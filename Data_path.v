==> flow/design.v <==
`timescale 1ns / 1ps
module ALU(out,in1,in2,add_sub);
input signed [31:0]in1,in2;input add_sub;output reg signed[31:0]out;
always @(*)begin 
if(add_sub) out<=in1+in2;
else out<=in1-in2;
end
endmodule
`timescale 1ns / 1ps
module COUNTER(count,eqz,Ld,dec,clk);
input clk,dec,Ld; output reg [5:0]count;output eqz;
assign eqz=~|count;
always @(posedge clk)begin 
if(Ld)count<=6'b100000;
else if(dec)count<=count-1;
end
endmodule
`timescale 1ns / 1ps
module D_FF(D,Q,shift_en,clk);
input D,clk,shift_en;output reg Q;
always @(posedge clk)begin 
if(shift_en)Q<=D;
else Q<=1'b0;
end
endmodule
`timescale 1ns / 1ps
module Data_path(LdA,LdQ,clrA,clrQ,LdM,add_sub,shift_en,Q,Q1,LdCNT,decCNT,eqz,data_in,clk);
input LdA,LdQ,clrA,clrQ,LdM,add_sub,shift_en,LdCNT,decCNT,clk; 
input signed[31:0]data_in; 
output signed[31:0]Q; 
output eqz,Q1;
wire signed [31:0]A,M,Z;wire[5:0]count;
shift_register AR(clrA,LdA,shift_en,A,Z,A[31],clk);
shift_register QR(clrQ,LdQ,shift_en,Q,data_in,A[0],clk);
PIPO MR(LdM,data_in,M,clk);
ALU alu(Z,A,M,add_sub);
COUNTER counter(count,eqz,LdCNT,decCNT,clk);
D_FF q_1(Q[0],Q1,shift_en,clk);
endmodule
`timescale 1ns / 1ps
module PIPO(Ld,data_in,data_out,clk);
input Ld,clk;input signed[31:0]data_in; output  reg signed[31:0]data_out;
always @(posedge clk)begin 
if(Ld)data_out<=data_in;
end
endmodule
`timescale 1ns / 1ps
module shift_register(clr,Ld,shift_en,data_out,data_in,s_in,clk);
input clr,Ld,shift_en,s_in,clk;input signed[31:0]data_in;output reg signed[31:0]data_out;
always @(posedge clk)begin 
if(clr)data_out<=31'b0;
else if(Ld)data_out<=data_in;
else if(shift_en)data_out<={s_in,data_out[31:1]};
end
endmodule
Reports on Data_path --
The steps from the RTL of Data_path to its reports follow in flow order. Lines are those of the file above, counted from 1. Operators: Yosys type, input widths -> output width; for muxes data width and select width s. Library cell names are shortened. The mark n/a stands for no value.
Inputs: top module Data_path, clock clk, standard-cell library sky130hd, timing corner tt_025C_1v80

Elaborated design --
Yosys after proc, flatten, opt, wreduce and memory -nomap, before mapping. Memory bits, and registers merged into a memory's read port (data or address), are not among the register bits. Print and check cells are not counted. Equal cells are merged and count once.
Word-level totals: register bits 103, latch bits 0, memory bits (writable) 0, memory bits (read-only) 0, word width x clocked read ports 0, memories kept 0, output and inout bits 34
Operators by class: $add $sub $neg 3, $mul 0, div/mod/pow operators 0, order comparisons 0, equality and inequality tests 0, shifts and indexed selects 0, multiplexer cells 5, bitwise gates (word level) 0, reductions and logical operators 4
Operator list (count):
- $mux 32 | 4
- $add 32x32->32 | 1
- $sub 32x32->32 | 1
- $mux 31 | 1
- $sub 6x1->6 const B | 1
- $reduce_or 6->1 | 1
- $reduce_bool 2->1 | 2
- $logic_not 1->1 | 1

Longest topological paths --
Yosys ltp: most cells in a row. Word level: on the elaborated netlist, between registers, memories and ports. Mapped: between sequential cells and ports; inverters and the memories' decode and read muxes count.
Logic depth: word-level depth 3, ABC_AREA 0, depth in mapped cells 16

Mapped cells and area --
The flow's flattened synthesis, as Yosys stat reports it; memories are mapped. The netlist is that of the ABC_AREA named above (0 if unset); the other value can give another one. The area totals of this step are shown rounded.
Cells by type (count):
- dfxtp_1 | 71
- edfxtp_1 | 32
- ha_1 | 39
- a21oi_1 | 91
- mux2i_1 | 44
- nor2_1 | 117
- xor2_1 | 32
- xnor2_1 | 26
- a211oi_1 | 30
- mux2_2 | 11
- a21o_1 | 15
- o21ai_0 | 22
- nor3_1 | 21
- clkbuf_1 | 27
- nand2_1 | 26
- nor2b_1 | 14
- inv_1 | 19
- and2_1 | 8
Other cell types: 39; their cells: 83.
Synthesis totals: standard cells after synthesis 728, chip area (Yosys) 6400 um^2, sequential area 2400 um^2, mapped flip-flops 103
By module: a second synthesis without flattening, with its own total; a netlist apart from the flattened one above.
Second synthesis, totals: cell total of the unflattened synthesis 701, area (unflattened synthesis) 6800 um^2
Each row is one instance without its submodules.
Modules:
- shift_register | instances 2, cells 142, area 1500 um^2
- ALU | instances 1, cells 354, area 2500 um^2
- PIPO | instances 1, cells 32, area 960 um^2
- COUNTER | instances 1, cells 29, area 290 um^2
- D_FF | instances 1, cells 2, area 26 um^2
- Data_path | instances 1, cells 0, area 0.0 um^2

Worst setup path after synthesis --
Path of least setup slack by OpenSTA after synthesis, without wires, with an ideal clock, recovery checks aside; 20% of the period is set as input and as output delay. Where synthesis merged equal registers, the netlist keeps one of their names.
Path post-synthesis: kind flip-flop to flip-flop, start point register MR.data_out[4], end point register AR.data_out[31], clock period 5240 ps, setup time 70 ps, data arrival time 3951 ps, required time 5170 ps, slack 1218 ps, delay of the path 4021 ps, driving pins on the path 17, path buffers 0, period reached after synthesis 4022 ps
"delay of the path" is the arrival time less input delay plus setup time. "driving pins on the path": output pins that drive a net of the path, with the launching flip-flop's if there is one; two outputs of one cell count as two. "period reached after synthesis" is the clock period less the worst setup slack; recovery checks do not enter. This is arithmetic on one report: input and output delays are still those of the set period (20% each). The rows between start and end are the longest chain of elaborated cells between them; the timing report does not say that the signal goes this way. Where chains are equally long, one stands for them. Each line given opens the expression or statement behind the cell; cells for indexed reads and writes are added by Yosys, which also makes memories of some case tables. At most two assigning lines are given for a register; there are more.
Between the ends, post-synthesis: cell sequence edfxtp_1 or4_4 nor3_1 nand4b_1 nor3_1 and2_1 a21oi_1 xor2_1 ha_1 a21o_1 a21oi_1 o21bai_1 a311o_1 a21oi_1 a21oi_1 or4_1 a21oi_1, cells in the longest elaborated chain 3, elaborated cells on any way between the ends 4, RTL lines with such cells 3, those cells by class 2 x add/sub; 2 x mux
RTL lines, path post-synthesis:
- from (decl) | RTL line 42 | input Ld,clk;input signed[31:0]data_in; output  reg signed[31:0]data_out;
- from (assign) | RTL line 44 | if(Ld)data_out<=data_in;
- $sub 32x32->32 | RTL line 6 | else out<=in1-in2;
- $mux 32 | RTL line 5 | if(add_sub) out<=in1+in2;
- $mux 32 | RTL line 52 | else if(Ld)data_out<=data_in;
- to (assign) | RTL line 52
- to (assign) | RTL line 53 | else if(shift_en)data_out<={s_in,data_out[31:1]};
- to (decl) | RTL line 49 | input clr,Ld,shift_en,s_in,clk;input signed[31:0]data_in;output reg signed[31:0]data_out;

Path in the finished layout --
Path of least setup slack in the final report of job 2 (OpenROAD, finished layout, wires in). Where an end is a register, its clock arrival counts in the times. The path's times are printed in steps of 10 ps; the period is the one set.
Path after layout: kind flip-flop to flip-flop, start point register MR.data_out[5], end point register AR.data_out[31], clock period 3490 ps, setup time 60 ps, data arrival time 4430 ps, required time 3770 ps, slack -660 ps, driving pins on the path 18, path buffers 2
The rows between start and end are the longest chain of elaborated cells between them; the timing report does not say that the signal goes this way. Where chains are equally long, one stands for them. At most two assigning lines are given for a register; there are more.
Between the ends, after layout: cell sequence edfxtp_1 or4_4 nor3_4 nand4b_1 nor3_2 buf_4 a21oi_1 xor2_2 ha_1 buf_4 a21oi_1 o21ai_1 nor2_1 o31a_1 a211o_1 and3_4 or4_1 a21oi_1, cells in the longest elaborated chain 3, elaborated cells on any way between the ends 4, RTL lines with such cells 3, those cells by class 2 x add/sub; 2 x mux
RTL lines, path after layout:
- from (decl) | RTL line 42 | input Ld,clk;input signed[31:0]data_in; output  reg signed[31:0]data_out;
- from (assign) | RTL line 44 | if(Ld)data_out<=data_in;
- $sub 32x32->32 | RTL line 6 | else out<=in1-in2;
- $mux 32 | RTL line 5 | if(add_sub) out<=in1+in2;
- $mux 32 | RTL line 52 | else if(Ld)data_out<=data_in;
- to (assign) | RTL line 52
- to (assign) | RTL line 53 | else if(shift_en)data_out<={s_in,data_out[31:1]};
- to (decl) | RTL line 49 | input clr,Ld,shift_en,s_in,clk;input signed[31:0]data_in;output reg signed[31:0]data_out;

Subject: Data_path on sky130hd, stored results

Hello all,

Measured data: module Data_path, platform sky130hd, 2 stored runs of the flow under differing settings, order arbitrary. Input and output delays are each 20% of the period that was set; the output load is 0.01 pF.
"period reached" means the clock period less the worst setup slack. The figure is calculated, with input and output delays left at 20% of the set period.
By "allowed time less slack (worst setup path)" is meant the share of the clock period that the worst setup path is allowed (20% is reserved at inputs, 20% at outputs), minus its slack. Clock arrival times at its registers enter into it.
"overall power": no workload was simulated; the value follows from the tool's default switching activity.
"allowed time less slack (worst setup path)" is given in steps of 10 ps.
Measured values are rounded.

* Job 1 | settings: period_ns 3.23; CORE_UTILIZATION 47; PLACE_DENSITY_LB_ADDON 0.19; CELL_PAD_IN_SITES_DETAIL_PLACEMENT 1; TNS_END_PERCENT 70; GPL_ROUTABILITY_DRIVEN 1; MIN_ROUTING_LAYER met2; MAX_ROUTING_LAYER met4; CAP_MARGIN 20; CORE_MARGIN 2; SLEW_MARGIN 20 | stopped before the end: routing reported GRT-0116
* Job 2 | settings: period_ns 3.49; CORE_UTILIZATION 52; SETUP_SLACK_MARGIN -0.12; PLACE_DENSITY 0.82; CORE_ASPECT_RATIO 0.52; CTS_CLUSTER_DIAMETER 337; CAP_MARGIN 40; MIN_ROUTING_LAYER met2; MAX_ROUTING_LAYER met5; CORE_MARGIN 2; SLEW_MARGIN 20 | results: allowed time less slack (worst setup path) 4150 ps; class of the worst setup path flip-flop to flip-flop; chip area after synthesis (Yosys) 6400 um^2; final design utilization 0.77; overall power 4800 uW; worst hold slack 510 ps; standard-cell area after routing 9300 um^2; period reached 4155 ps; area of the die 13000 um^2; sum of negative setup slack -7600 ps; lowest setup slack -660 ps

Thanks
